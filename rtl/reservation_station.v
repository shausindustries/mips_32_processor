==> flow/design.v <==
module reservation_station(clk,op,rd1,rd2,q1,q2,cdb,a,opa,opb,rn, tag);
input [5:0]op;
input [31:0]rd1,rd2;
input [3:0]q1,q2,rn;
input [31:0]a;
input [35:0]cdb;
input clk;
output reg [31:0]opa,opb;
output reg [3:0]tag;
reg [3:0] num [0:2];
reg [5:0] opr [0:2];
reg [31:0] vj [0:2];
reg [31:0] vk [0:2];
reg [3:0] qj [0:2];
reg [3:0] qk [0:2];
reg [31:0] addr [0:2];
reg busy [0:2];
reg wtj [0:2];
reg wtk [0:2];
integer i;
always @(posedge clk) begin
    for (i = 0; i <= 2; i = i + 1) begin
        num[i] <= rn;
        opr[i] <= op;
        if (q1 < 4'b1001 && q1 != 4'b0000) begin
            qj[i] <= q1;
            if (qj[i] == cdb[35:32]) begin
                vj[i] <= cdb[31:0];
                wtj[i] <= 1'b0;
                busy[i] <= 1'b1;
            end
            else begin
                wtj[i] <= 1'b1;
                busy[i] <= 1'b1;
            end
        end
        else if (q1 < 4'b1001 && q1 != 4'b0000) begin
            qk[i] <= q2;
            if (qk[i] == cdb[35:32]) begin
                vk[i] <= cdb[31:0];
                wtk[i] <= 1'b0;
                busy[i] <= 1'b1;
            end
            else begin
                wtk[i] <= 1'b1;
                busy[i] <= 1'b1;
            end
        end
        else begin
            vj[i] <= rd1;
            vk[i] <= rd2;
            qj[i] <= 4'b0000;
            qk[i] <= 4'b0000;
            wtj[i] <= 1'b0;
            wtk[i] <= 1'b0;
            if (wtj[i] == 1'b0 && wtk[i] == 1'b0) begin
                opa <= vj[i];
                opb <= vk[i];
                tag <= num[i];
                busy[i] <= 1'b0;
            end
            else begin
                busy[i] <= 1'b1;
        end
    end
    end
end
endmodule
# [Step by step through the tools: reservation_station]
# The steps from the RTL of reservation_station to its reports follow in flow order.
# Lines are those of the file above, counted from 1.
# Operators: Yosys type, input widths -> output width; for muxes data width and select width s.
# Cell names lack the library's common part.
# The mark n/a stands for no value.
[setup] top_module="reservation_station" clock="clk" lib="sky130hd" corner="tt_025C_1v80"

# [Elaborated design]
# Yosys after proc, flatten, opt, wreduce and memory -nomap, before mapping. Print and check cells are not counted. Equal cells are merged and count once.
[bits] ff_bits=141 in_bits=151 output_inout_bits=68 word_cells=25
[op_classes] compare=1 eq_ne=2 n_mux=9 n_logic=2 reduce_and_logical=3
[op_table] operator="$mux 32" n=6
[op_table] operator="$mux 4" n=2
[op_table] operator="$lt 4x4->1 const B" n=1
[op_table] operator="$eq 4x4->1" n=1
[op_table] operator="$reduce_bool 4->1" n=1
[op_table] operator="$not 1->1" n=2
[op_table] operator="$ne 2x2->1 const B" n=1
[op_table] operator="$reduce_and 2->1" n=1
[op_table] operator="$logic_and 1x1->1" n=1
[op_table] operator="$mux 1" n=1

# [Longest topological paths]
# Depth = most cells in a row (Yosys ltp): at word level without a register or memory, in the mapped netlist without a sequential cell, where the memories' decode and read muxes count.
[depth] ltp_word=4 abc_area=1 depth_mapped=7 ltp_nobuf=6

# [Mapped cells and area]
# Yosys stat after the flow's synthesis: flattened, memories mapped to cells. It holds for the ABC_AREA given above (unset counts as 0); a run with the other value may have another netlist.
[by_type] cell="edfxtp_1" n=132 type_area_um2=3.96E+03
[by_type] cell="nand2_1" n=75 type_area_um2=281.52
[by_type] cell="dfxtp_1" n=9 type_area_um2=180.173
[by_type] cell="nand3_1" n=33 type_area_um2=165.158
[by_type] cell="buf_6" n=3 type_area_um2=33.782
[by_type] cell="inv_1" n=9 type_area_um2=33.782
[by_type] cell="buf_2" n=5 type_area_um2=25.024
[by_type] cell="nor2_1" n=6 type_area_um2=22.522
[by_type] cell="nand4_4" n=1 type_area_um2=21.27
[by_type] cell="inv_2" n=3 type_area_um2=11.261
[by_type] cell="nand2_4" n=1 type_area_um2=11.261
[by_type] cell="xnor2_1" n=1 type_area_um2=8.758
[by_type] cell="buf_4" n=1 type_area_um2=7.507
[by_type] cell="nand2_2" n=1 type_area_um2=6.256
[by_type] cell="o21ai_0" n=1 type_area_um2=5.005
[mapped] cell_count=281 synth_area_um2=4777.1 sequential_area_um2=4144.0 ff_cells=141 buf_cells=9

# [Path before layout]
# Path of least setup slack by OpenSTA after synthesis, without wires, with an ideal clock, recovery checks aside; 20% of the period is set as input and as output delay. Where synthesis merged equal registers, the netlist keeps one of their names.
[synth_timing] path_type="input port to flip-flop" start="input q1[0]" end="register opa[0]" clock_period_ps=4870 input_delay_ps=974 setup_time_ps=496 t_first_pin_ps=974 arrival_ps=4346 t_required_ps=4374 slack_ps=28 delay_ps=3868 stages=6 n_path_buf=1 period_less_setup_slack_ps=4842
# "delay_ps" is the arrival time less input delay plus setup time.
# "stages" counts driving pins, that of a launching flip-flop among them; a cell with two outputs on the path counts twice.
# "period_less_setup_slack_ps" = period - worst setup slack (recovery checks aside). The figure is calculated, with input and output delays left at 20% of the set period.
# Between the ends stands the longest chain of elaborated cells between them, by number of cells; it is not shown to be the way that was timed. Of several equally long chains one is given.
# Each line given opens the expression or statement behind the cell; cells for indexed reads and writes are added by Yosys, which also makes memories of some case tables.
# The path ends at the enable pin of a flip-flop; only ways to that pin are counted.
[synth_between] path_cell_list="inv_2 nand3_1 nand2_2 nand2_4 buf_6 nor2_1" elab_chain_cells=4 cells_between=5 classes_between="1 x compare; 1 x logic; 3 x reduce/logical"
[synth_rtl] element="start, declared" line_no=4 source="input [3:0]q1,q2,rn;"
[synth_rtl] element="$lt 4x4->1" line_no=37 source="else if (q1 < 4'b1001 && q1 != 4'b0000) begin"
[synth_rtl] element="$logic_and 1x1->1" line_no=37
[synth_rtl] element="$not 1->1"
[synth_rtl] element="$reduce_and 2->1"
[synth_rtl] element="end, assigned" line_no=57 source="opa <= vj[i];"
[synth_rtl] element="end, declared" line_no=8 source="output reg [31:0]opa,opb;"

# [Worst path after layout]
# Path of least setup slack in the final report of entry A (OpenROAD, finished layout, wires in). Where an end is a register, its clock arrival counts in the times.
# The path's times are printed in steps of 10 ps; the period is the one set.
[layout_timing] path_type="input port to flip-flop" start="input q1[3]" end="register opb[1]" clock_period_ps=3170 input_delay_ps=630 setup_time_ps=360 t_first_pin_ps=630 arrival_ps=2290 t_required_ps=3310 slack_ps=1020 stages=6 n_path_buf=2
# Between the ends stands the longest chain of elaborated cells between them, by number of cells; it is not shown to be the way that was timed. Of several equally long chains one is given.
# The path ends at the enable pin of a flip-flop; only ways to that pin are counted.
[layout_between] path_cell_list="clkdlybuf4s50_1 inv_1 nand2_2 nand2_4 nor2_4 buf_4" elab_chain_cells=4 cells_between=5 classes_between="1 x compare; 1 x logic; 3 x reduce/logical"
[layout_rtl] element="start, declared" line_no=4 source="input [3:0]q1,q2,rn;"
[layout_rtl] element="$lt 4x4->1" line_no=37 source="else if (q1 < 4'b1001 && q1 != 4'b0000) begin"
[layout_rtl] element="$logic_and 1x1->1" line_no=37
[layout_rtl] element="$not 1->1"
[layout_rtl] element="$reduce_and 2->1"
[layout_rtl] element="end, assigned" line_no=58 source="opb <= vk[i];"
[layout_rtl] element="end, declared" line_no=8 source="output reg [31:0]opa,opb;"

# Flow runs of reservation_station

2 stored runs of reservation_station in the flow (synthesis by Yosys, layout by OpenROAD, sky130hd cells), in arbitrary order. Constraints: input delay and output delay 20% of the set period each, output load 0.01 pF.
"worst_path_ps" is the time allowed to the run's worst setup path (the clock period less input and output delay, where it has them) less its slack. Clock arrival times count: a late capture clock shortens it, a late launch clock lengthens it.
By "power_w" is meant OpenSTA's value without simulated activity: inputs other than the clock are taken to toggle once in ten clock periods, and the tool carries that through the logic.
"worst_path_ps" is known to 10 ps.

[flow] entry A: files
==> flow/run.sh <==
#!/bin/bash
# the make line also repeats the synthesis and layout settings of config.mk as NAME=value (left out here)
make -C /OpenROAD-flow-scripts/flow DESIGN_CONFIG=/design/flow/config.mk WORK_HOME=/design/flow/orfs CLKGATE_MAP_FILE= finish
==> flow/config.mk <==
export PLATFORM = sky130hd
export DESIGN_NAME = reservation_station
export DESIGN_NICKNAME = reservation_station
export VERILOG_FILES = /design/flow/design.v
export SDC_FILE = /design/flow/constraint.sdc
export NUM_CORES = 4
export LEC_CHECK = 0
export ABC_AREA = 1
export CAP_MARGIN = 20
export CORE_MARGIN = 2
export CORE_UTILIZATION = 57
export CTS_CLUSTER_DIAMETER = 207
export HOLD_SLACK_MARGIN = -0.08
export PLACE_DENSITY = 0.76
export SLEW_MARGIN = 20
==> flow/constraint.sdc <==
create_clock -name core_clock -period 3.17 [get_ports {clk}]
set_input_delay 0.6340 -clock core_clock [delete_from_list [all_inputs] [get_ports {clk}]]
set_output_delay 0.6340 -clock core_clock [all_outputs]
set_load 0.01 [all_outputs]

[flow] entry A: metrics
[metrics] synth_chip_area_um2 = 4777.1
[metrics] hold_worst_slack_ps = 413
[metrics] design_die_area_um2 = 9128.9
[metrics] stdcell_area_um2 = 7245.7
[metrics] fin_util_pct = 88.6
[metrics] worst_path_ps = 1520
[metrics] critical_path_type = input port to flip-flop
[metrics] setup_ws_ps = 1018
[metrics] final_setup_tns_ps = 0
[metrics] power_w = 0.004641

[flow] entry B: files
==> flow/run.sh <==
#!/bin/bash
# the make line also repeats the synthesis and layout settings of config.mk as NAME=value (left out here)
make -C /OpenROAD-flow-scripts/flow DESIGN_CONFIG=/design/flow/config.mk WORK_HOME=/design/flow/orfs CLKGATE_MAP_FILE= finish
==> flow/config.mk <==
export PLATFORM = sky130hd
export DESIGN_NAME = reservation_station
export DESIGN_NICKNAME = reservation_station
export VERILOG_FILES = /design/flow/design.v
export SDC_FILE = /design/flow/constraint.sdc
export NUM_CORES = 4
export LEC_CHECK = 0
export ABC_AREA = 1
export CAP_MARGIN = 25
export CELL_PAD_IN_SITES_GLOBAL_PLACEMENT = 2
export CORE_MARGIN = 5
export CORE_UTILIZATION = 70
export CTS_CLUSTER_DIAMETER = 270
export GPL_ROUTABILITY_DRIVEN = 0
export MAX_ROUTING_LAYER = met5
export PLACE_DENSITY_LB_ADDON = 0.14
export SETUP_SLACK_MARGIN = 0.51
export SLEW_MARGIN = 15
export TNS_END_PERCENT = 30
==> flow/constraint.sdc <==
create_clock -name core_clock -period 6.27 [get_ports {clk}]
set_input_delay 1.2540 -clock core_clock [delete_from_list [all_inputs] [get_ports {clk}]]
set_output_delay 1.2540 -clock core_clock [all_outputs]
set_load 0.01 [all_outputs]

[flow] entry B: no final report: placement broke off with FLW-0024
