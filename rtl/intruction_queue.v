==> flow/design.v <==
module instruction_queue(in, out, clk, ready, empty, rst);
input clk, rst;
input [31:0]in;
output ready, empty;
output reg [31:0]out;
reg [31:0] mem [0:7];
reg [2:0] op_ptr;
reg [2:0] ip_ptr;
assign empty = (op_ptr == ip_ptr) ? 1'b1 : 1'b0;
assign ready = ((ip_ptr == 3'b111) && (op_ptr != ip_ptr)) ? 1'b0 : 1'b1; 
always@ (posedge clk)
begin
    if (rst) begin
        ip_ptr <= 3'b0;
        op_ptr <= 3'b0;
    end
    else begin
        if (ready) begin
        mem[ip_ptr] <= in;
        if (ip_ptr == 3'b111) begin
            ip_ptr <= 3'b000;
        end
        else begin
            ip_ptr <= ip_ptr + 1'b1;
        end
        end
        if (!empty) begin
            out <= mem[op_ptr];
            if (op_ptr == 3'b111) begin
                op_ptr <= 3'b000;
            end
            else begin
                op_ptr <= op_ptr + 1'b1;
            end
        end
    end
end
endmodule
# ---- Tool chain data of instruction_queue
# Tool output for the design above, in the order of the flow.
# Lines are those of the file above, counted from 1.
# Cell names lack the library's common part.
# The mark n/a stands for no value.
dict set report setup {
  design {instruction_queue}
  clk_port {clk}
  cell_library {sky130hd}
  lib_corner {tt_025C_1v80}
}

# ---- Word-level counts
# Counts by Yosys on the flattened word-level netlist (proc, flatten, opt, wreduce; memories kept). Register bits leave out memories and registers merged into their read ports (data or address); mux counts leave out enables and synchronous resets folded into registers. Print and check cells are left out. Cells with the same type and inputs are merged into one.
# Memory sizes are those after Yosys's memory passes, which may raise the word count (mostly to a power of two), join words into wider ones and drop unused or constant bits.
dict set report bits {
  ff_bits 6
  clocked_rd_ports_x_width 32
  n_memories 1
  inputBits 34
  ram_bits 256
  wordCells 22
  out_inout_bits 34
}
dict set report op_classes {
  addsub 2
  n_eq 4
  muxes 9
  n_reduce_logical 2
  n_logic 2
}
# memory size word_bits read_ports write_ports line_no
set memory_table {}
lappend memory_table {mem 8 32 1 1 6} ;# reg [31:0] mem [0:7];
# operator count
set op_table {}
lappend op_table {{32-bit two-way mux} 2}
lappend op_table {{3-bit two-way mux} 4}
lappend op_table {{3-bit by 1-bit adder with 3-bit output (second input constant)} 2}
lappend op_table {{3-bit equality test (second input constant)} 2}
lappend op_table {{3-bit equality test} 1}
lappend op_table {{3-bit inequality test} 1}
lappend op_table {{1-bit two-way mux} 3}
lappend op_table {{1-bit NOT} 2}
lappend op_table {{2-bit AND reduction} 1}
lappend op_table {{1-bit logical AND} 1}

# ---- Longest topological paths
# Yosys ltp: most cells in a row. Word level: on the elaborated netlist, between registers, memories and ports. Mapped: between sequential cells and ports; inverters and the memories' decode and read muxes count.
dict set report depth {
  ltp_word 4
  ABC_AREA 0
  ltp_mapped 5
  mapped_depth_nobuf 5
}

# ---- After synthesis
# Source: synth_stat.txt of the flow (Yosys; design flattened, memories mapped). It holds for the ABC_AREA given above (unset counts as 0); a run with the other value may have another netlist.
# The area totals of this step are shown rounded.
# cell count area_total_um2
set types {}
lappend types {edfxtp_1 288 8.65E+03}
lappend types {mux4_2 64 1.44E+03}
lappend types {mux2_2 22 247.738}
lappend types {mux2_4 10 150.144}
lappend types {dfxtp_1 6 120.115}
lappend types {buf_12 3 60.058}
lappend types {buf_2 10 50.048}
lappend types {ha_1 4 50.048}
lappend types {clkbuf_1 8 30.029}
lappend types {xnor2_4 1 27.526}
lappend types {xor2_1 3 26.275}
lappend types {nor4bb_1 2 20.019}
lappend types {o21ai_0 4 20.019}
lappend types {nand4b_1 2 17.517}
lappend types {nor4b_1 2 17.517}
lappend types {xnor2_1 2 17.517}
lappend types {nand3b_1 2 15.014}
lappend types {nor3_1 3 15.014}
# Not listed: further types 19, cells in them 29.
dict set report synth_totals {
  cells 465
  flip_flops 294
  seq_area_um2 8770
  area_um2 11200
  n_buf 24
}

# ---- Path before layout
# Source: OpenSTA report_checks on the synthesized netlist (no wires, ideal clock, input and output delay 20% of the period each), path of least setup slack; recovery checks are left aside. Register names are those of the netlist, which keeps one name where synthesis merged equal registers.
dict set report synth_path {
  kind {input-to-reg}
  start {in rst}
  end {mem mem[0][0]}
  stages 3
  clock_period_ps 10800
  setup_slack_ps 4435
  t_required_ps 10287
  input_delay_ps 2160
  delay_ps 4205
  setup_time_ps 513
  path_buffers 1
  arrival_time_ps 5852
  t_first_pin_ps 2160
  synth_period_reached_ps 6365
}
# "delay_ps" = arrival - input delay + setup time.
# "stages" counts driving pins, that of a launching flip-flop among them; a cell with two outputs on the path counts twice.
# "synth_period_reached_ps" = period - worst setup slack (recovery checks aside). The figure is calculated, with input and output delays left at 20% of the set period.
# The rows between start and end are the longest chain of elaborated cells between them; the timing report does not say that the signal goes this way. Where chains are equally long, one stands for them.
# Each line given opens the expression or statement behind the cell; cells for indexed reads and writes are added by Yosys, which also makes memories of some case tables.
# Only ways into the end's enable, where the timed path ends, are counted here.
dict set report synth_via {
  cell_sequence {clkbuf_1 > nor2_1 > nor4b_1}
  elab_chain_cells 1
  cells_between 2
  cone_lines 1
  cone_classes {2 x mux}
}
# element line_no
set synth_lines {}
lappend synth_lines {{start, declared} 2} ;# input clk, rst;
lappend synth_lines {{3-bit two-way mux} 13} ;# if (rst) begin
lappend synth_lines {{end, declared} 6} ;# reg [31:0] mem [0:7];

# ---- Timing after layout
# Path of least setup slack in the final report of job 1 (OpenROAD, finished layout, wires in). Where an end is a register, its clock arrival counts in the times.
# The report prints the path's times to 10 ps; the period is as set.
dict set report layout_path {
  kind {reg-to-output}
  start {reg op_ptr[1]}
  end {out empty}
  setup_slack_ps 1250
  output_delay_ps 930
  t_first_pin_ps 510
  clock_period_ps 4630
  stages 4
  t_required_ps 3700
  path_buffers 1
  arrival_time_ps 2460
}
# The rows between start and end are the longest chain of elaborated cells between them; the timing report does not say that the signal goes this way. Where chains are equally long, one stands for them.
# A register here has more assigning lines than the two given.
dict set report layout_via {
  cell_sequence {dfxtp_4 > xor2_1 > nor3_2 > clkdlybuf4s50_1}
  elab_chain_cells 2
  cells_between 2
  cone_lines 1
  cone_classes {1 x eq/ne; 1 x mux}
}
# element line_no
set layout_lines {}
lappend layout_lines {{start, declared} 7} ;# reg [2:0] op_ptr;
lappend layout_lines {{start, assigned} 15} ;# op_ptr <= 3'b0;
lappend layout_lines {{start, assigned} 33} ;# op_ptr <= op_ptr + 1'b1;
lappend layout_lines {{3-bit equality test} 9} ;# assign empty = (op_ptr == ip_ptr) ? 1'b1 : 1'b0;
lappend layout_lines {{1-bit two-way mux} 9}
lappend layout_lines {{end, declared} 4} ;# output ready, empty;

; Design instruction_queue on sky130hd. What follows are 2 stored runs of the flow, each under its own settings; their order means nothing. The constraints put input and output delay at 20% of the set period each and load the outputs with 0.01 pF.
; By "achieved_clock_period_ps" is meant the clock period of the run minus its worst setup slack. This is arithmetic on one report: input and output delays are still those of the set period (20% each).
; "worst_setup_path_time_ps" = time allowed to the worst setup path (clock period - input delay - output delay, where it has them) - its slack; a late launch clock adds to it, a late capture clock takes from it.
; "fin_power_mw" is the tool's figure for a default switching activity; nothing was simulated.
; "worst_setup_path_time_ps" is known to 10 ps.
; Measured values are rounded.

[job 1: settings]
period_ns = 4.63
CORE_UTILIZATION = 28
SETUP_SLACK_MARGIN = 0.97
PLACE_DENSITY_LB_ADDON = 0.02
CELL_PAD_IN_SITES_GLOBAL_PLACEMENT = 1
CELL_PAD_IN_SITES_DETAIL_PLACEMENT = 1
GPL_ROUTABILITY_DRIVEN = 0
MIN_ROUTING_LAYER = met2
CAP_MARGIN = 20
CORE_MARGIN = 2
SLEW_MARGIN = 20
[job 1: results]
fin_power_mw = 8.11
synth_area_um2 = 11200
fin_tns_ps = 0
worst_setup_path_time_ps = 2460
worst_setup_path_type = reg-to-output
util_pct = 34.7
achieved_clock_period_ps = 3382
die_area_um2 = 41500
finish.stdcell_area_um2 = 13700
ws_setup_ps = 1250
hold_ws_ps = 689

[job 2: settings]
period_ns = 5.45
SETUP_SLACK_MARGIN = 0.36
CAP_MARGIN = 20
CORE_MARGIN = 2
CORE_UTILIZATION = 40
SLEW_MARGIN = 20
[job 2: results]
fin_power_mw = 6.38
achieved_clock_period_ps = 4399
util_pct = 47.9
finish.stdcell_area_um2 = 13200
fin_tns_ps = 0
synth_area_um2 = 11200
hold_ws_ps = 680
die_area_um2 = 29200
worst_setup_path_time_ps = 3310
worst_setup_path_type = reg-to-output
ws_setup_ps = 1050
